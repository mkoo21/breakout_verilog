==> flow/design.v <==
`timescale 1ns / 1ns  
module new_draw(input clk,
	input reset,
	input [8:0] paddle_pos,
	input p_draw,
	input [8:0] ball_x,
	input [7:0] ball_y,
	input fps,
	input BRICK_HIT,
	input [8:0] brick_x,
	input [7:0] brick_y,
	output reg [8:0] x,
	output reg [7:0] y,
	output reg [2:0] color,
	output reg wren);
	reg [30:0] current_state, next_state;	
	reg [8:0] current_paddle;
	reg [8:0] current_ball_x;
	reg [7:0] current_ball_y;
	reg [3:0] current_brick;
	reg paddle_draw;
	reg ball_draw;
	reg brick_hit;
	reg [15:0] wall_draw_progress;
	reg [6:0] paddle_draw_progress;
	reg [31:0] reset_progress;
	reg [8:0] brick_draw_progress;
	localparam  PADDLE_SIZE = 8'd64,
					INIT = 32'd0,
					LEFT_WALL_FINISHED = INIT + 32'd1920,
					TOP_WALL_FINISHED = LEFT_WALL_FINISHED + 32'd2560,
					RIGHT_WALL_FINISHED = TOP_WALL_FINISHED + 32'd1920,
					DRAW_BRICKS = RIGHT_WALL_FINISHED + 1,
					BRICKS_FINISHED = DRAW_BRICKS + 32'd128,
					WAIT = BRICKS_FINISHED + 1'd1,
					PADDLE_ERASE_START = WAIT + 1'd1,
					PADDLE_DRAW_START = PADDLE_ERASE_START + PADDLE_SIZE + 1'd1,
					PADDLE_CYCLE_END = PADDLE_DRAW_START + PADDLE_SIZE + 1'd1,
					BALL_ERASE = PADDLE_CYCLE_END + 1,
					BALL_DRAW = BALL_ERASE + 2'd2,
					BALL_CYCLE_END = BALL_DRAW + 2'd2,
					RESET_START = BRICK_ERASE_END + 1'b1,
					RESET_END = RESET_START + 32'd76800,
					BRICK_ERASE_START = BALL_CYCLE_END + 1'b1,
					BRICK_ERASE_END = BRICK_ERASE_START + 8'd128;
	always @(posedge clk) begin
		case (current_state)
			WAIT: next_state <= ball_draw ? BALL_ERASE : (paddle_draw ? PADDLE_ERASE_START: WAIT);  
			PADDLE_CYCLE_END: next_state <= (ball_draw ? BALL_ERASE : WAIT);
			BALL_CYCLE_END: next_state <= (brick_hit ? BRICK_ERASE_START : WAIT);
			BRICKS_FINISHED: begin
				if(current_brick < 3'd3) next_state <= DRAW_BRICKS;
				else next_state <= WAIT;
			end
			BRICK_ERASE_END: next_state <= (paddle_draw ? PADDLE_ERASE_START : WAIT);
			RESET_END: next_state <= INIT;
			default: next_state <= current_state + 1'd1;
		endcase			
		if(!reset) begin
			current_state <= INIT;
		end
		else current_state <= next_state;
	end
	always @(posedge clk) begin
		if(fps) ball_draw <= 1'b1;
		if(BRICK_HIT) brick_hit <= 1'b1;
		if(!reset) begin 
			brick_hit <= 1'b0;
			current_brick <= 3'b0;
		end
		case (current_state)
			INIT: begin 
				wall_draw_progress <= 16'd0;
				wren <= 1'b1;
			end	
			LEFT_WALL_FINISHED: begin
				wall_draw_progress <= 16'd0;
			end
			TOP_WALL_FINISHED: begin
				wall_draw_progress <= 16'd0;
			end
			WAIT: begin
				paddle_draw <= p_draw;
				wren <= 1'b0;
			end
			PADDLE_ERASE_START: begin 
				wren <= 1'b1;
				paddle_draw_progress <= 6'd0;
			end
			PADDLE_DRAW_START: begin
				paddle_draw_progress <= 6'd0;
				current_paddle <= paddle_pos;
			end
			PADDLE_CYCLE_END: paddle_draw <= 1'b0;
			BALL_ERASE: wren <= 1'b1;
			BALL_DRAW: begin
				current_ball_x <= ball_x;
				current_ball_y <= ball_y;
			end
			BALL_CYCLE_END: ball_draw <= 1'b0;
			RESET_START: begin 
				wren <= 1'b1;
				reset_progress <= 32'd0;
				y <= 8'd8;
			end
			DRAW_BRICKS: begin 
				wren <= 1'b1;
				brick_draw_progress <= 9'd0;
				current_brick <= current_brick + 1'b1;
			end
			BRICKS_FINISHED: wren <= 1'b0;
			BRICK_ERASE_START: brick_draw_progress <= 9'd0;
			BRICK_ERASE_END: brick_hit <= 1'b0;
			default: begin
				if(INIT < current_state && current_state < LEFT_WALL_FINISHED) begin
					color <= 3'b100;
					x <= wall_draw_progress % 4'd8;
					y <= wall_draw_progress / 4'd8;
				end
				if(LEFT_WALL_FINISHED < current_state && current_state < TOP_WALL_FINISHED) begin
					color <= 3'b100;
					x <= wall_draw_progress % 9'd320;
					y <= wall_draw_progress / 9'd320;
				end
				if(TOP_WALL_FINISHED < current_state && current_state < RIGHT_WALL_FINISHED) begin
					color <= 3'b100;
					x <= 9'd320 - (wall_draw_progress % 4'd8);
					y <= wall_draw_progress / 4'd8;
				end
				if(PADDLE_ERASE_START < current_state && current_state < PADDLE_DRAW_START) begin
					color <= 3'b000;
					x <= current_paddle + (paddle_draw_progress % 6'd32);
					y <= 9'd220 + (paddle_draw_progress / 6'd32);
				end
				if(PADDLE_DRAW_START < current_state && current_state < PADDLE_CYCLE_END) begin
					color <= 3'b001;
					x <= current_paddle + (paddle_draw_progress % 6'd32);
					y <= 9'd220 + (paddle_draw_progress / 6'd32);
				end
				if(BALL_ERASE < current_state && current_state < BALL_DRAW) begin
					color <= 3'b000;
					x <= current_ball_x;
					y <= current_ball_y;
				end
				if(BALL_DRAW < current_state && current_state < BALL_CYCLE_END) begin
					color <= 3'b010;
					x <= current_ball_x;
					y <= current_ball_y;
				end
				if(RESET_START < current_state && current_state < RESET_END) begin
					color<= 3'b000;
					x <= reset_progress % 9'd320;
					y <= reset_progress / 9'd320;
				end
				if(DRAW_BRICKS < current_state && current_state < BRICKS_FINISHED && current_brick == 4'd1) begin
					color <= 3'b110;
					x <= 9'd100 + (brick_draw_progress % 9'd32);
					y <= 8'd60 + (brick_draw_progress / 8'd32);
				end
				if(DRAW_BRICKS < current_state && current_state < BRICKS_FINISHED && current_brick == 4'd2) begin
					color <= 3'b110;
					x <= 9'd150 + (brick_draw_progress % 9'd32);
					y <= 8'd60 + (brick_draw_progress / 8'd32);
				end
				if(DRAW_BRICKS < current_state && current_state < BRICKS_FINISHED && current_brick == 4'd3) begin
					color <= 3'b110;
					x <= 9'd200 + (brick_draw_progress % 9'd32);
					y <= 8'd60 + (brick_draw_progress / 8'd32);
				end
				if(BRICK_ERASE_START < current_state && current_state < BRICK_ERASE_END) begin
					wren <= 1'b1;
					color <= 3'b000;
					x <= brick_x + (brick_draw_progress % 9'd32);
					y <= brick_y + (brick_draw_progress / 8'd32);
				end
				wall_draw_progress <= wall_draw_progress + 1'b1;
				paddle_draw_progress <= paddle_draw_progress + 1'b1;
				reset_progress <= reset_progress + 1'b1;
				brick_draw_progress <= brick_draw_progress + 1'b1;
			end
		endcase
	end
endmodule
**Step by step through the tools: new_draw**

What the tools print for new_draw, step after step.
Lines are those of the file above, counted from 1.
Cell names lack the library's common part.
The mark n/a stands for no value.

- Design top: new_draw
- Clock input: clk
- Library: sky130hd
- Timing corner: tt_025C_1v80

**After elaboration**

Counts by Yosys on the flattened word-level netlist (proc, flatten, opt, wreduce; memories kept). Register bits leave out memories and registers merged into their read ports (data or address). Print and check cells are left out. Cells with the same type and inputs are merged into one.

- Register bits: 180
- Input bits: 48
- Output and inout port bits: 21
- Word-level cells: 166

- Add/subtract/negate cells: 15
- Div/mod/pow operators: 4
- Order comparisons: 21
- Equal/unequal tests: 19
- Muxes and demuxes: 51
- Bitwise logic cells: 4
- Reductions and logical operators: 34

Operators with widths:

| operator | count |
|---|---|
| == test 31 x 13 -> 1 bit with constant B | 13 |
| divider 32 x 9 -> 32 bit with constant B | 1 |
| remainder unit 32 x 9 -> 32 bit with constant B | 1 |
| < comparator 13 x 31 -> 1 bit with constant A | 8 |
| < comparator 31 x 13 -> 1 bit with constant B | 8 |
| case mux 31 bit (select 6 bit) | 1 |
| divider 16 x 9 -> 16 bit with constant B | 1 |
| remainder unit 16 x 9 -> 16 bit with constant B | 1 |
| 2-to-1 mux 9 bit | 12 |
| 2-to-1 mux 8 bit | 13 |
| case mux 32 bit (select 2 bit) | 1 |
| 2-to-1 mux 3 bit | 11 |
| adder 32 x 1 -> 32 bit with constant B | 1 |
| case mux 16 bit (select 2 bit) | 1 |
| < comparator 1 x 31 -> 1 bit with constant A | 1 |
| < comparator 11 x 31 -> 1 bit with constant A | 1 |
| adder 31 x 1 -> 31 bit with constant B | 1 |
| < comparator 31 x 11 -> 1 bit with constant B | 1 |
| == test 31 x 11 -> 1 bit with constant B | 1 |
| < comparator 31 x 17 -> 1 bit with constant B | 1 |
| == test 31 x 17 -> 1 bit with constant B | 1 |
| logical NOT 31 bit | 1 |
| 2-to-1 mux 31 bit | 1 |
| OR reduction 13 bit | 2 |
| 2-to-1 mux 10 bit | 2 |
| adder 8 x 5 -> 9 bit with constant A | 2 |
| adder 9 x 5 -> 9 bit | 2 |
| case mux 9 bit (select 2 bit) | 1 |

Not listed: further kinds 34, cells in them 57.

**Depth**

Depth = most cells in a row (Yosys ltp): at word level without a register or memory, in the mapped netlist without a sequential cell, where the memories' decode and read muxes count.

- Depth after elaboration: 15
- ABC_AREA: 1
- Gate-level depth with buffers: 136
- Gate-level depth less buffers: 134

**After synthesis**

Yosys stat after the flow's synthesis: flattened, memories mapped to cells. It holds for the ABC_AREA given above (unset counts as 0); a run with the other value may have another netlist.
The area totals of this step are shown rounded.

Cell types:

| cell type | count | area in all (sq um) |
|---|---|---|
| edfxtp_1 | 116 | 3.48E+03 |
| nand2_1 | 476 | 1.79E+03 |
| dfxtp_1 | 64 | 1.28E+03 |
| inv_1 | 315 | 1.18E+03 |
| nand3_1 | 191 | 955.917 |
| nor2_1 | 221 | 829.546 |
| xor2_1 | 54 | 472.954 |
| a21oi_1 | 90 | 450.432 |
| ha_1 | 35 | 437.92 |
| nand2_2 | 63 | 394.128 |
| nor3_1 | 76 | 380.365 |
| o21ai_0 | 76 | 380.365 |
| nand4_1 | 56 | 350.336 |
| nand2_4 | 24 | 270.259 |
| nand3_2 | 16 | 160.154 |
| inv_2 | 36 | 135.13 |
| xnor2_1 | 15 | 131.376 |
| nor2_2 | 17 | 106.352 |

Not listed: further types 41, cells in them 166.

- Mapped cells: 2107
- Chip area (Yosys): 14480 sq um
- Sequential area: 4765 sq um
- Flip-flop cells: 180
- Buffer cells: 29

**Worst setup path after synthesis**

Path of least setup slack by OpenSTA after synthesis, without wires, with an ideal clock, recovery checks aside; 20% of the period is set as input and as output delay. Where synthesis merged equal registers, the netlist keeps one of their names.

- Path kind: register to register
- From: reg current_state[10]
- To: reg x[8]
- Period: 17700 ps
- Library setup time: 256 ps
- Time at the first pin: 0 ps
- Arrival: 9400 ps
- Required time: 17444 ps
- Setup slack: 8044 ps
- Path delay: 9656 ps
- Stages on the path: 123
- Path buffers: 3
- Synthesis period reached: 9656 ps

"path delay" is the arrival time less input delay plus setup time.
"stages on the path" counts driving pins, that of a launching flip-flop among them; a cell with two outputs on the path counts twice.
"synthesis period reached" is the clock period less the worst setup slack; recovery checks do not enter. This is arithmetic on one report: input and output delays are still those of the set period (20% each).
A register here has more assigning lines than the two given.
Ways into the end's enable are left out, as the timed path ends at the data pin.

- Path through: dfxtp_1 -> buf_4 -> nor2_2 -> nor2_2 -> nor2_2 -> nor2_4 -> nand2_1 -> nand2_2 -> buf_6 -> nand3_4 -> buf_6 -> nor2_1 -> a21oi_1 -> nand3_2 -> nand3_2 -> nand2_1 -> xor2_1 -> nand2_1 -> (+87 left out) -> inv_2 -> nand2_4 -> nand2_1 -> nand2_1 -> nand2_1 -> inv_1 -> nand2_2 -> nand2_1 -> nand2_1 -> nand2_1 -> nand3_1 -> nand2_1 -> nand2_1 -> nand2_1 -> nand2_1 -> nand2_1 -> nand2_1 -> nand2_1
- Elaborated cells between the ends (all ways): 45
- Classes of those cells: 20 x compare; 12 x mux; 13 x reduce/logical

Ends and longest elaborated chain, after synthesis:

| what | RTL line | text |
|---|---|---|
| start, declared | 16 | `reg [30:0] current_state, next_state;` |
| start, assigned | 60 | `current_state <= INIT;` |
| start, assigned | 62 | `else current_state <= next_state;` |
| end, assigned | 117 | `x <= wall_draw_progress % 4'd8;` |
| end, assigned | 122 | `x <= wall_draw_progress % 9'd320;` |
| end, declared | 12 | `output reg [8:0] x,` |

No chain of elaborated cells between the ends is given.

**Path in the finished layout**

Path of least setup slack in the final report of record 1 (OpenROAD, finished layout, wires in). Where an end is a register, its clock arrival counts in the times.
The path's times are printed in steps of 10 ps; the period is the one set.

- Path kind: register to register
- From: reg current_state[25]
- To: reg x[8]
- Period: 12300 ps
- Library setup time: 250 ps
- Time at the first pin: 470 ps
- Arrival: 11680 ps
- Required time: 12530 ps
- Setup slack: 850 ps
- Stages on the path: 123
- Path buffers: 3

A register here has more assigning lines than the two given.
Ways into the end's enable are left out, as the timed path ends at the data pin.

- Path through: dfxtp_2 -> nor2_2 -> nand2_2 -> nor2_4 -> inv_2 -> nor2_4 -> buf_8 -> nand3_4 -> buf_6 -> nand2_2 -> nand2_4 -> nor2_2 -> nand2_1 -> nor2_2 -> nand2_2 -> nor2_4 -> nand4_1 -> nand2_1 -> (+87 left out) -> nand2_4 -> inv_4 -> nand2_4 -> buf_4 -> nand2_2 -> nand2_2 -> o21ai_4 -> nand2_4 -> nand2_2 -> nand2_2 -> nand3_2 -> nand2_1 -> nand2_1 -> nand2_1 -> nand2_1 -> nand2_1 -> nand2_1 -> nand2_1
- Elaborated cells between the ends (all ways): 45
- Classes of those cells: 20 x compare; 12 x mux; 13 x reduce/logical

Ends and longest elaborated chain, post-layout:

| what | RTL line | text |
|---|---|---|
| start, declared | 16 | `reg [30:0] current_state, next_state;` |
| start, assigned | 60 | `current_state <= INIT;` |
| start, assigned | 62 | `else current_state <= next_state;` |
| end, assigned | 117 | `x <= wall_draw_progress % 4'd8;` |
| end, assigned | 122 | `x <= wall_draw_progress % 9'd320;` |
| end, declared | 12 | `output reg [8:0] x,` |

No chain of elaborated cells between the ends is given.

Memo
Re: implementation data of new_draw

Measured results for new_draw: 2 stored runs of the Yosys and OpenROAD flow on sky130hd. The settings differ; the order carries no meaning. The constraints put input and output delay at 20% of the set period each and load the outputs with 0.01 pF.
"clock period achieved" = clock period - worst setup slack. The figure is calculated, with input and output delays left at 20% of the set period.
By "time on the worst setup path" is meant the share of the clock period that the worst setup path is allowed (20% is reserved at inputs, 20% at outputs), minus its slack. Clock arrival times at its registers enter into it.
"power" rests on the timing tool's default activity at the inputs, not on a simulated workload.
"time on the worst setup path" is given in steps of 10 ps.
Results are given in rounded form.
A setting shown as - is not set for that run.
Results: - = not shown.

| item | record 1 | record 2 |
|---|---|---|
| period_ns | 12.3 | 12.2 |
| CORE_UTILIZATION | 27 | 58 |
| SETUP_SLACK_MARGIN | 0.36 | - |
| PLACE_DENSITY_LB_ADDON | 0.25 | 0.19 |
| CORE_ASPECT_RATIO | 0.79 | - |
| CORE_MARGIN | 2 | 2 |
| CELL_PAD_IN_SITES_GLOBAL_PLACEMENT | 2 | 3 |
| CELL_PAD_IN_SITES_DETAIL_PLACEMENT | 2 | - |
| ABC_AREA | 1 | 0 |
| CTS_CLUSTER_DIAMETER | 274 | - |
| SLEW_MARGIN | 0 | 20 |
| CAP_MARGIN | 20 | 30 |
| HOLD_SLACK_MARGIN | - | -0.01 |
| TNS_END_PERCENT | - | 70 |
| GPL_TIMING_DRIVEN | - | 1 |
| GPL_ROUTABILITY_DRIVEN | - | 1 |
| MAX_ROUTING_LAYER | - | met4 |
| full die area (sq um) | 55530 | - |
| power (µW) | 1650 | - |
| post-route utilization (%) | 35.5 | - |
| standard-cell area after routing (sq um) | 18820 | - |
| time on the worst setup path (ps) | 11450 | - |
| critical path kind | register to register | - |
| mapped cell area after synthesis (sq um) | 14480 | - |
| worst setup slack after layout (ps) | 850 | - |
| setup TNS (ps) | 0 | - |
| final worst hold slack (ps) | 408 | - |
| clock period achieved (ps) | 11450 | - |

Record 2: no results, placement failed with FLW-0024
