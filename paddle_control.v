==> flow/design.v <==
`timescale 1ns / 1ns  
module paddle_control(
    input clk,
    input resetn,
    input [1:0] go,  
	 input [8:0] ball_x,
	 input [7:0] ball_y,
	 output reg LEDR,  
	 output reg [2:0] PADDLE_HIT,
    output reg draw,
	 output reg [8:0] current_state
    );
    reg [8:0] next_state; 
    localparam  BRICK_WIDTH = 8'd16,
					 BRICK_HEIGHT = 8'd8,
					 PADDLE_WIDTH= 8'd32,  
					 PADDLE_HEIGHT = 8'd2,
					 PADDLE_SIZE = 8'd32,
					 PADDLE_Y_POS = 9'd220;    
    always @(posedge clk)
    begin
		if(resetn) begin
         case (current_state)
					9'd8: current_state <= 2'd2 * go[0] + current_state;  
					9'd280: current_state <= current_state - (2'd2 * go[1]);  
            default: current_state <= (2'd2 * go[0]) - (2'd2 * go[1]) + current_state;  
         endcase
			if (go[0] || go[1]) draw <= 1'b1;
			else draw <= 1'b0;
		end
		if(resetn == 1'b0) begin
			draw <= 1'b1;
			current_state <= 9'd152;
		end
    end  
	 always@(posedge clk) begin
		PADDLE_HIT <= 0;
		if(ball_y >= PADDLE_Y_POS && ball_y <= PADDLE_Y_POS + 9'd3 && ball_x >= current_state && ball_x <= current_state + PADDLE_WIDTH)  
			PADDLE_HIT <= ((ball_x - current_state) / 9'd8) + 1'b1;
	 end
endmodule
# [Tool chain data of paddle_control]
# What the tools print for paddle_control, step after step.
# Lines are those of the file above, counted from 1.
# Library cell names are shortened.
# The mark -- stands for no value.
[design] top="paddle_control" clock_port="clk" library="sky130hd" corner="tt_025C_1v80"

# [Word level]
# Source: Yosys, flattened and elaborated, memories not mapped. Widths are those after wreduce; folded enables and synchronous resets count as part of the registers. Registers that Yosys merges into a memory's read port (data or address) are not register bits. Print and check cells do not count. Equal cells are merged and count once.
[word_totals] n_memories=0 romBits=0 latch_bits=0 word_cells=22 register_bits=13 clocked_rd_ports_x_width=0 ramBits=0 in_bits=21
[op_classes] shift=0 compare=4 bitwise=0 multipliers=0 reduce_and_logical=4 n_addsub=7 n_div=0 eq_ne=2 mux=2
[op_table] op="case mux 9 bit (select 2 bit)" n=1
[op_table] op="adder 2 x 9 -> 9 bit" n=1
[op_table] op="subtractor 9 x 2 -> 9 bit" n=1
[op_table] op="equality test 9 x 4 -> 1 bit with constant B" n=1
[op_table] op="adder 9 x 6 -> 9 bit with constant B" n=1
[op_table] op="adder 9 bit" n=1
[op_table] op="greater-or-equal comparator 9 bit" n=1
[op_table] op="<= comparator 9 bit" n=1
[op_table] op="equality test 9 bit with constant B" n=1
[op_table] op="greater-or-equal comparator 8 bit with constant B" n=1
[op_table] op="<= comparator 8 bit with constant B" n=1
[op_table] op="subtractor 6 bit" n=1
[op_table] op="logical AND 1 bit" n=3
[op_table] op="subtractor 2 x 2 -> 3 bit" n=1
[op_table] op="adder 3 x 1 -> 3 bit with constant B" n=1
[op_table] op="logical OR 1 bit" n=1
[op_table] op="2-to-1 mux 1 bit" n=1

# [Depth]
# Longest topological path by Yosys (ltp), each cell counted once; first at word level (registers and memories cut), then after technology mapping (sequential cells cut; the memories' decode and read muxes count).
[depth] depth_word=4 ABC_AREA=0 depth_mapped=14

# [Synthesis result]
# Yosys stat after the flow's synthesis: flattened, memories mapped to cells. It holds for the ABC_AREA given above (unset counts as 0); a run with the other value may have another netlist.
[synth_totals] ff_cells=12 cell_count=149 sequential_area_um2=240.2 buffers=4 mapped_area_um2=1236.2
[types] cell="ha_1" n=24
[types] cell="dfxtp_1" n=12
[types] cell="o21ai_0" n=12
[types] cell="inv_1" n=13
[types] cell="o21a_1" n=6
[types] cell="nor2b_1" n=7
[types] cell="a21oi_1" n=8
[types] cell="xnor2_1" n=4
[types] cell="nand2_1" n=7
[types] cell="nor2_1" n=7
[types] cell="nor3_1" n=5
[types] cell="nor4b_4" n=1
[types] cell="fa_1" n=1
[types] cell="nand3_1" n=4
[types] cell="nand4_1" n=3
[types] cell="and4_1" n=2
[types] cell="o31a_1" n=2
[types] cell="xor2_1" n=2
# Other cell types: 25; their cells: 29.

# [Worst setup path after synthesis]
# Source: OpenSTA report_checks on the synthesized netlist (no wires, ideal clock, input and output delay 20% of the period each), path of least setup slack; recovery checks are left aside. Register names are those of the netlist, which keeps one name where synthesis merged equal registers.
[synth_path] path_kind="reg2reg" startpoint="reg current_state[5]" endpoint="reg current_state[6]" delay_ns=2.642 setup_time_ns=0.116 path_stages=13 setup_slack_ns=-0.102 t_arrival_ns=2.526 t_required_ns=2.424 period_ns=2.54 synth_period_reached_ns=2.642
# "delay_ns" = arrival - input delay + setup time.
# "path_stages" counts driving pins, that of a launching flip-flop among them; a cell with two outputs on the path counts twice.
# "synth_period_reached_ns" = period - worst setup slack (recovery checks aside). The figure is calculated, with input and output delays left at 20% of the set period.
# The rows between start and end are the longest chain of elaborated cells between them; the timing report does not say that the signal goes this way. Where chains are equally long, one stands for them.
# A line is the first line of the expression or statement that the cell stems from. Yosys adds cells for indexed reads and writes and turns some case tables into memories.
# A register here has more assigning lines than the two given.
[synth_between] path_cell_list="dfxtp_1 > inv_1 > ha_1 > nor4b_4 > and3_2 > a22oi_1 > o21a_1 > ha_1 > nor2b_1 > o31a_1 > o21a_1 > nor3_1 > and3b_1" elab_chain_len=2 cells_between=6
[synth_rtl] item="from (decl)" line=11 text="output reg [8:0] current_state"
[synth_rtl] item="from (assign)" line=24 text="9'd8: current_state <= 2'd2 * go[0] + current_state;"
[synth_rtl] item="from (assign)" line=25 text="9'd280: current_state <= current_state - (2'd2 * go[1]);"
[synth_rtl] item="adder 9 bit" line=26 text="default: current_state <= (2'd2 * go[0]) - (2'd2 * go[1]) + current_state;"
[synth_rtl] item="case mux 9 bit (select 2 bit)" line=23 text="case (current_state)"
[synth_rtl] item="to (assign)" line=24
[synth_rtl] item="to (assign)" line=25
[synth_rtl] item="to (decl)" line=11

# [Worst path after layout]
# Path of least setup slack in the final report of run 1 (OpenROAD, finished layout, wires in). Where an end is a register, its clock arrival counts in the times.
[layout_path] path_kind="reg2reg" startpoint="reg current_state[5]" endpoint="reg current_state[7]" period_ns=2.1 setup_slack_ns=-0.48 t_required_ns=2.26 setup_time_ns=0.09 path_stages=15 t_arrival_ns=2.74
# The rows between start and end are the longest chain of elaborated cells between them; the timing report does not say that the signal goes this way. Where chains are equally long, one stands for them.
# A register here has more assigning lines than the two given.
[layout_between] path_cell_list="dfxtp_4 > inv_4 > ha_4 > nor4b_4 > and2_4 > nand2_4 > o22ai_4 > a21oi_4 > ha_4 > fa_2 > nor2b_2 > o21a_1 > o21ai_2 > buf_4 > a211oi_2" elab_chain_len=2 cells_between=6
[layout_rtl] item="from (decl)" line=11 text="output reg [8:0] current_state"
[layout_rtl] item="from (assign)" line=24 text="9'd8: current_state <= 2'd2 * go[0] + current_state;"
[layout_rtl] item="from (assign)" line=25 text="9'd280: current_state <= current_state - (2'd2 * go[1]);"
[layout_rtl] item="adder 9 bit" line=26 text="default: current_state <= (2'd2 * go[0]) - (2'd2 * go[1]) + current_state;"
[layout_rtl] item="case mux 9 bit (select 2 bit)" line=23 text="case (current_state)"
[layout_rtl] item="to (assign)" line=24
[layout_rtl] item="to (assign)" line=25
[layout_rtl] item="to (decl)" line=11

# Settings and measured results of 2 stored flow runs for module paddle_control (sky130hd), not sorted in any way. The constraints put input and output delay at 20% of the set period each and load the outputs with 0.01 pF.
# "period_reached_ns" means the clock period less the worst setup slack. The figure is calculated, with input and output delays left at 20% of the set period.
# "critical_path_time_ns": the worst setup path's part of the clock period (all of it between registers, 20% less for each end at a port) less its slack. A launch clock that arrives late makes it longer, a capture clock that arrives late makes it shorter.
# "design_power_uw": no workload was simulated; the value follows from the tool's default switching activity.
run="run 1" settings period_ns=2.1 CORE_UTILIZATION=17 SETUP_SLACK_MARGIN=0.47 CORE_MARGIN=5 CELL_PAD_IN_SITES_GLOBAL_PLACEMENT=0 CTS_CLUSTER_SIZE=71 CAP_MARGIN=10 SLEW_MARGIN=40 MIN_ROUTING_LAYER="met2" MAX_ROUTING_LAYER="met5"
run="run 1" results synthesis_area_um2=1236.2 die_area_um2=9077.3 finish.stdcell_area_um2=2368.5 finish.utilization_pct=33.0 fin_ws_ns=-0.484 setupTns_ns=-2.212 ws_hold_ns=0.725 design_power_uw=3075 period_reached_ns=2.584 critical_path_time_ns=2.58 worst_path_kind="reg2reg"
run="run 2" settings period_ns=4.56 CORE_UTILIZATION=41 CORE_ASPECT_RATIO=0.69 ABC_AREA=0 CTS_CLUSTER_SIZE=91 CAP_MARGIN=0 SLEW_MARGIN=20 MAX_ROUTING_LAYER="met4" CORE_MARGIN=2
run="run 2" results synthesis_area_um2=1236.2 die_area_um2=3477.9 finish.stdcell_area_um2=1602.8 finish.utilization_pct=56.0 fin_ws_ns=1.242 setupTns_ns=0.000 ws_hold_ns=0.620 design_power_uw=920.5 period_reached_ns=3.318 critical_path_time_ns=2.41 worst_path_kind="in2reg"
