==> flow/design.v <==
`timescale 1ns / 1ns  
module ball_control(input clk, 
	input reset,
	input [2:0] PADDLE_HIT,
	output reg [8:0] x,
	output reg [7:0] y,
	output reg BRICK_HIT,
	output reg [8:0] brick_x,
	output reg [7:0] brick_y
	);
	localparam LEFT_UP = 3'd0, UP_LEFT = 3'd1, UP_RIGHT = 3'd2, RIGHT_UP = 3'd3, LEFT_DOWN = 3'd4, DOWN_LEFT = 3'd5, DOWN_RIGHT = 3'd6, RIGHT_DOWN = 3'd7,
					LEFT_WALL_X = 9'd12,
					TOP_WALL_Y = 8'd20,
					RIGHT_WALL_X = 9'd320 - 9'd12,
					BRICK_WIDTH = 9'd32, BRICK_HEIGHT = 8'd4,
					BRICK_ONE_X = 9'd100, BRICK_ONE_Y = 8'd60,
					BRICK_TWO_X = 9'd150, BRICK_TWO_Y = 8'd60,
					BRICK_THREE_X = 9'd200, BRICK_THREE_Y = 8'd60;
	reg [8:0] d_x;
	reg [7:0] d_y;
	reg [2:0] current_direction;
	reg [1:0] WALL_HIT; 
	reg [2:0] status;  
	always @(posedge clk) begin
		case(current_direction)
			LEFT_UP: begin
				d_x <= -9'd2;
				d_y <= -8'd1;
			end
			UP_LEFT: begin
				d_x <= -9'd1;
				d_y <= -8'd2;
			end
			UP_RIGHT: begin
				d_x <= 9'd1;
				d_y <= -8'd2;
			end
			RIGHT_UP: begin
				d_x <= 9'd2;
				d_y <= -8'd1;
			end
			LEFT_DOWN: begin
				d_x <= -9'd2;
				d_y <= 8'd1;
			end
			DOWN_LEFT: begin
				d_x <= -9'd1;
				d_y <= 8'd2;
			end
			DOWN_RIGHT: begin
				d_x <= 9'd1;
				d_y <= 8'd2;
			end
			RIGHT_DOWN: begin
				d_x <= 9'd2;
				d_y <= 8'd1;
			end
		endcase
		if(!reset) begin
			x <= 9'd160;
			y <= 8'd218;
			current_direction <= UP_RIGHT; 
			d_x <= 9'd1;
			d_y <= -8'd2;
		end
		if(!reset) begin 
			status <= 3'b111;
			BRICK_HIT <= 1'b0;
		end
		BRICK_HIT <= 1'b0;
		if(y >= BRICK_ONE_Y && y <= (BRICK_ONE_Y + BRICK_HEIGHT) && x >= BRICK_ONE_X && x <= (BRICK_ONE_X + BRICK_WIDTH) && status[0] == 1'b1) begin
			BRICK_HIT <= 1'b1;
			brick_x <= BRICK_ONE_X; brick_y <= BRICK_ONE_Y;
			status[0] <= 1'b0;
			if(current_direction == LEFT_UP || current_direction == UP_LEFT || current_direction == RIGHT_UP || current_direction == UP_RIGHT)
				current_direction <= ((x - BRICK_ONE_X) / 9'd8) + 3'd4;
			else 
				current_direction <= (x - BRICK_ONE_X) / 9'd8;
		end
		if(y >= BRICK_TWO_Y && y <= (BRICK_TWO_Y + BRICK_HEIGHT) && x >= BRICK_TWO_X && x <= (BRICK_TWO_X + BRICK_WIDTH) && status[1] == 1'b1) begin
			BRICK_HIT <= 1'b1;
			brick_x <= BRICK_TWO_X; brick_y <= BRICK_TWO_Y;
			status[1] <= 1'b0;
			if(current_direction == LEFT_UP || current_direction == UP_LEFT || current_direction == RIGHT_UP || current_direction == UP_RIGHT)
				current_direction <= ((x - BRICK_TWO_X) / 9'd8) + 3'd4;
			else 
				current_direction <= (x - BRICK_TWO_X) / 9'd8;
		end
		if(y >= BRICK_THREE_Y && y <= (BRICK_THREE_Y + BRICK_HEIGHT) && x >= BRICK_THREE_X && x <= (BRICK_THREE_X + BRICK_WIDTH) && status[2] == 1'b1) begin
			BRICK_HIT <= 1'b1;
			brick_x <= BRICK_THREE_X; brick_y <= BRICK_THREE_Y;
			status[2] <= 1'b0;
			if(current_direction == LEFT_UP || current_direction == UP_LEFT || current_direction == RIGHT_UP || current_direction == UP_RIGHT)
				current_direction <= ((x - BRICK_THREE_X) / 9'd8) + 3'd4;
			else 
				current_direction <= (x - BRICK_THREE_X) / 9'd8;
		end
		if(reset && PADDLE_HIT !== 0) current_direction <= PADDLE_HIT - 3'b1;
		if(reset && WALL_HIT !== 0) begin
			case(WALL_HIT)
				2'd1: begin case(current_direction)
							LEFT_UP: begin current_direction <= RIGHT_UP;
											d_x <= 9'd2;
											d_y <= -8'd1;
										end
							UP_LEFT: begin current_direction <= UP_RIGHT;
											d_x <= 9'd1;
											d_y <= -8'd2;
										end
							LEFT_DOWN: begin current_direction <= RIGHT_DOWN;
												d_x <= 9'd2;
												d_y <= 8'd1;
											end
							DOWN_LEFT: begin current_direction <= DOWN_RIGHT;
												d_x <= 9'd1;
												d_y <= 8'd2;
											end
						endcase
					end
				2'd2: begin case(current_direction)
							LEFT_UP: begin current_direction <= LEFT_DOWN;
											d_x <= -9'd2;
											d_y <= 8'd1;
										end
							UP_LEFT: begin current_direction <= DOWN_LEFT;
											d_x <= -9'd1;
											d_y <= 8'd2;
										end
							RIGHT_UP: begin current_direction <= RIGHT_DOWN;
											d_x <= 9'd2;
											d_y <= 8'd1;
										end
							UP_RIGHT: begin current_direction <= DOWN_RIGHT;
												d_x <= 9'd1;
												d_y <= 8'd2;
										end
						endcase
					end
				2'd3: begin case(current_direction)
							RIGHT_UP: begin current_direction <= LEFT_UP;
											d_x <= -9'd2;
											d_y <= -8'd1;
										end
							UP_RIGHT: begin current_direction <= UP_LEFT;
											d_x <= -9'd1;
											d_y <= -8'd2;
										end
							RIGHT_DOWN: begin current_direction <= LEFT_DOWN;
												d_x <= -9'd2;
												d_y <= 8'd1;
										end
							DOWN_RIGHT: begin current_direction <= DOWN_LEFT;
												d_x <= -9'd2;
												d_y <= 8'd1;
										end
						endcase
					end
			endcase
		end
		if(reset) begin 
			x <= x + d_x;
			y <= y + d_y;
		end
		if(y >= 8'd235 && y <= 8'd240) begin
			d_x <= 1'b0;
			d_y <= 1'b0;
		end
	end
	always @(posedge clk) begin
		if(!reset) WALL_HIT <= 2'b0;
		else begin
			if(x <= LEFT_WALL_X) WALL_HIT <= 2'd1; 
			else begin
				if(y <= TOP_WALL_Y) WALL_HIT <= 2'd2;
				else begin
					if(x >= RIGHT_WALL_X) WALL_HIT <= 2'd3;
					else WALL_HIT <= 2'b0;
				end
			end
		end
	end
endmodule
# From RTL to reports: ball_control
# What the tools print for ball_control, step after step.
# Lines are those of the file above, counted from 1.
# Operators: Yosys type, input widths -> output width; for muxes data width and select width s.
design:
  top: "ball_control"
  clock: "clk"
  library: "sky130hd"
  lib_corner: "tt_025C_1v80"

# Elaborated design
# Counts by Yosys on the flattened word-level netlist (proc, flatten, opt, wreduce; memories kept). Print and check cells are left out. Cells with the same type and inputs are merged into one.
# Memory sizes are those after Yosys's memory passes, which may raise the word count (mostly to a power of two), join words into wider ones and drop unused or constant bits.
classes:
  addsub: 9
  compare: 13
  equal: 12
  muxes: 31
  bitwise: 1
  reduce_logical: 26
ops:
  columns: ["op", "count"]
  rows:
  - ["$pmux 8 s3", 2]
  - ["$pmux 9 s4", 1]
  - ["$pmux 9 s2", 2]
  - ["$pmux 3 s4", 3]
  - ["$pmux 8 s4", 1]
  - ["$le 9x8->1 const B", 3]
  - ["$pmux 9 s3", 1]
  - ["$mux 3", 9]
  - ["$ge 9x8->1 const B", 2]
  - ["$mux 9", 2]
  - ["$pmux 8 s2", 1]
  - ["$mux 8", 2]
  - ["$reduce_or 2->1", 7]
  - ["$mux 7", 2]
  - ["$logic_and 1x1->1", 13]
  - ["$eq 3x3->1 const B", 4]
  - ["$add 3x3->3 const B", 3]
  - ["$le 9x4->1 const B", 1]
  - ["$ge 9x7->1 const B", 1]
  - ["$add 9x9->9", 1]
  - ["$ge 9x9->1 const B", 1]
  - ["$pmux 3 s3", 1]
  - ["$le 8x5->1 const B", 1]
  - ["$ge 8x6->1 const B", 1]
  - ["$le 8x7->1 const B", 1]
  - ["$add 8x8->8", 1]
  - ["$ge 8x8->1 const B", 1]
  - ["$le 8x8->1 const B", 1]
# Other operator kinds: 17; their cells: 23.
word_totals:
  reg_bits: 50
  romBits: 136
  clocked_rd_ports_x_width: 17
  mem_count: 1
  out_inout_bits: 35
memory_table:
  columns: ["name", "words", "width", "rd", "wr", "line_no", "source"]
  rows:
  - ["(name not given)", 8, 17, 1, 0, 25, "case(current_direction)"]

# Logic depth
# Yosys ltp: most cells in a row. Word level: on the elaborated netlist, between registers, memories and ports. Mapped: between sequential cells and ports; inverters and the memories' decode and read muxes count.
depth:
  depth_word: 12
  abc_area: 0
  depth_mapped: 11
  mapped_depth_nobuf: 11

# After synthesis
# Source: synth_stat.txt of the flow (Yosys; design flattened, memories mapped). It holds for the ABC_AREA given above (unset counts as 0); a run with the other value may have another netlist.
types:
  columns: ["cell", "count", "area_total_um2"]
  rows:
  - ["sky130_fd_sc_hd__dfxtp_1", 45, 900.864]
  - ["sky130_fd_sc_hd__ha_1", 25, 312.8]
  - ["sky130_fd_sc_hd__nand2_1", 39, 146.39]
  - ["sky130_fd_sc_hd__o21ai_0", 25, 125.12]
  - ["sky130_fd_sc_hd__inv_1", 33, 123.869]
  - ["sky130_fd_sc_hd__xnor2_1", 14, 122.618]
  - ["sky130_fd_sc_hd__a21oi_1", 21, 105.101]
  - ["sky130_fd_sc_hd__buf_4", 11, 82.579]
  - ["sky130_fd_sc_hd__nor2_1", 20, 75.072]
  - ["sky130_fd_sc_hd__nor2b_1", 11, 68.816]
  - ["sky130_fd_sc_hd__a21o_1", 6, 45.043]
  - ["sky130_fd_sc_hd__mux2_2", 4, 45.043]
  - ["sky130_fd_sc_hd__a311oi_1", 5, 43.792]
  - ["sky130_fd_sc_hd__a31oi_1", 7, 43.792]
  - ["sky130_fd_sc_hd__fa_1", 2, 40.038]
  - ["sky130_fd_sc_hd__and2_1", 6, 37.536]
  - ["sky130_fd_sc_hd__xor2_1", 4, 35.034]
  - ["sky130_fd_sc_hd__clkbuf_1", 9, 33.782]
# Other cell types: 46; their cells: 81.
synth_totals:
  stdcells: 368
  synth_area_um2: 3050.4
  seqArea_um2: 900.9
  ff_cells: 45
  n_buf: 23

# Path before layout
# Source: OpenSTA report_checks on the synthesized netlist (no wires, ideal clock, input and output delay 20% of the period each), path of least setup slack; recovery checks are left aside. Register names are those of the netlist, which keeps one name where synthesis merged equal registers.
synth_path:
  path_kind: "register to register"
  from: "reg x[3]"
  to: "reg (no name shown)"
  period_ns: 2.98
  launch_ns: 0.000
  arrival_time_ns: 2.447
  t_required_ns: 2.860
  setup_slack_ns: 0.413
  path_delay_ns: 2.567
  stages: 11
  period_less_setup_slack_ns: 2.567
# "path_delay_ns" = arrival - input delay + setup time.
# "stages" counts driving pins, that of a launching flip-flop among them; a cell with two outputs on the path counts twice.
# "period_less_setup_slack_ns" = period - worst setup slack (recovery checks aside). The figure is calculated, with input and output delays left at 20% of the set period.
synth_via:
  path_cell_list: "sky130_fd_sc_hd__dfxtp_1 sky130_fd_sc_hd__inv_1 sky130_fd_sc_hd__ha_1 sky130_fd_sc_hd__and3_1 sky130_fd_sc_hd__a311oi_1 sky130_fd_sc_hd__buf_2 sky130_fd_sc_hd__o21ai_0 sky130_fd_sc_hd__a31oi_1 sky130_fd_sc_hd__a41oi_4 sky130_fd_sc_hd__xnor2_2 sky130_fd_sc_hd__or2_1"
synth_rtl:
  columns: ["item", "line_no", "source"]
  rows:
  - ["start: declaration", 5, "output reg [8:0] x,"]
  - ["start: assignment", 60, "x <= 9'd160;"]
  - ["start: assignment", 161, "x <= x + d_x;"]
# No chain of elaborated cells between the ends is given.

# Worst path after layout
# Path of least setup slack in the final report of stored run 1 (OpenROAD, finished layout, wires in). Where an end is a register, its clock arrival counts in the times.
layout_path:
  path_kind: "register to register"
  from: "reg y[6]"
  to: "reg (no name shown)"
  period_ns: 2.18
  launch_ns: 0.30
  arrival_time_ns: 2.61
  t_required_ns: 2.37
  setup_slack_ns: -0.24
  stages: 10
layout_via:
  path_cell_list: "sky130_fd_sc_hd__dfxtp_4 sky130_fd_sc_hd__or4bb_4 sky130_fd_sc_hd__o22ai_4 sky130_fd_sc_hd__buf_12 sky130_fd_sc_hd__o211ai_4 sky130_fd_sc_hd__or3_1 sky130_fd_sc_hd__a31oi_1 sky130_fd_sc_hd__a21oi_2 sky130_fd_sc_hd__xnor2_2 sky130_fd_sc_hd__or2_1"
layout_rtl:
  columns: ["item", "line_no", "source"]
  rows:
  - ["start: declaration", 6, "output reg [7:0] y,"]
  - ["start: assignment", 61, "y <= 8'd218;"]
  - ["start: assignment", 162, "y <= y + d_y;"]
# No chain of elaborated cells between the ends is given.

# Top module ball_control; platform sky130hd; tools Yosys and OpenROAD; 2 stored runs in no particular order. Input and output delays are each 20% of the period that was set; the output load is 0.01 pF.
# "achieved_period_ns" = clock period - worst setup slack. The figure is calculated, with input and output delays left at 20% of the set period.
# By "critical_path_time_ns" is meant the share of the clock period that the worst setup path is allowed (20% is reserved at inputs, 20% at outputs), minus its slack. Clock arrival times at its registers enter into it.
runs:
  - name: "stored run 1"
    settings:
      period_ns: 2.18
      CORE_UTILIZATION: 15
      SETUP_SLACK_MARGIN: 0.03
      CORE_MARGIN: 2
      CELL_PAD_IN_SITES_GLOBAL_PLACEMENT: 3
      GPL_TIMING_DRIVEN: 0
      MIN_ROUTING_LAYER: "met1"
      MAX_ROUTING_LAYER: "met5"
      CAP_MARGIN: 20
      SLEW_MARGIN: 20
    results:
      critical_path_time_ns: 2.42
      worstPathKind: "register to register"
      final_die_area_um2: 21493.0
      ws_setup_ns: -0.244
      layout_utilization_frac: 0.229
      holdWs_ns: 0.449
      synth_area_um2: 3050.4
      achieved_period_ns: 2.424
      total_negative_slack_ns: -1.345
  - name: "stored run 2"
    settings:
      period_ns: 3.24
      CORE_UTILIZATION: 67
      PLACE_DENSITY_LB_ADDON: 0.09
      HOLD_SLACK_MARGIN: 0.29
      CORE_ASPECT_RATIO: 1.65
      CORE_MARGIN: 6
      GPL_TIMING_DRIVEN: 0
      GPL_ROUTABILITY_DRIVEN: 1
      CAP_MARGIN: 20
      SLEW_MARGIN: 20
    results:
      critical_path_time_ns: 3.03
      worstPathKind: "register to register"
      final_die_area_um2: 6367.5
      ws_setup_ns: 0.210
      layout_utilization_frac: 0.804
      holdWs_ns: 0.457
      synth_area_um2: 3050.4
      achieved_period_ns: 3.030
      total_negative_slack_ns: 0.000
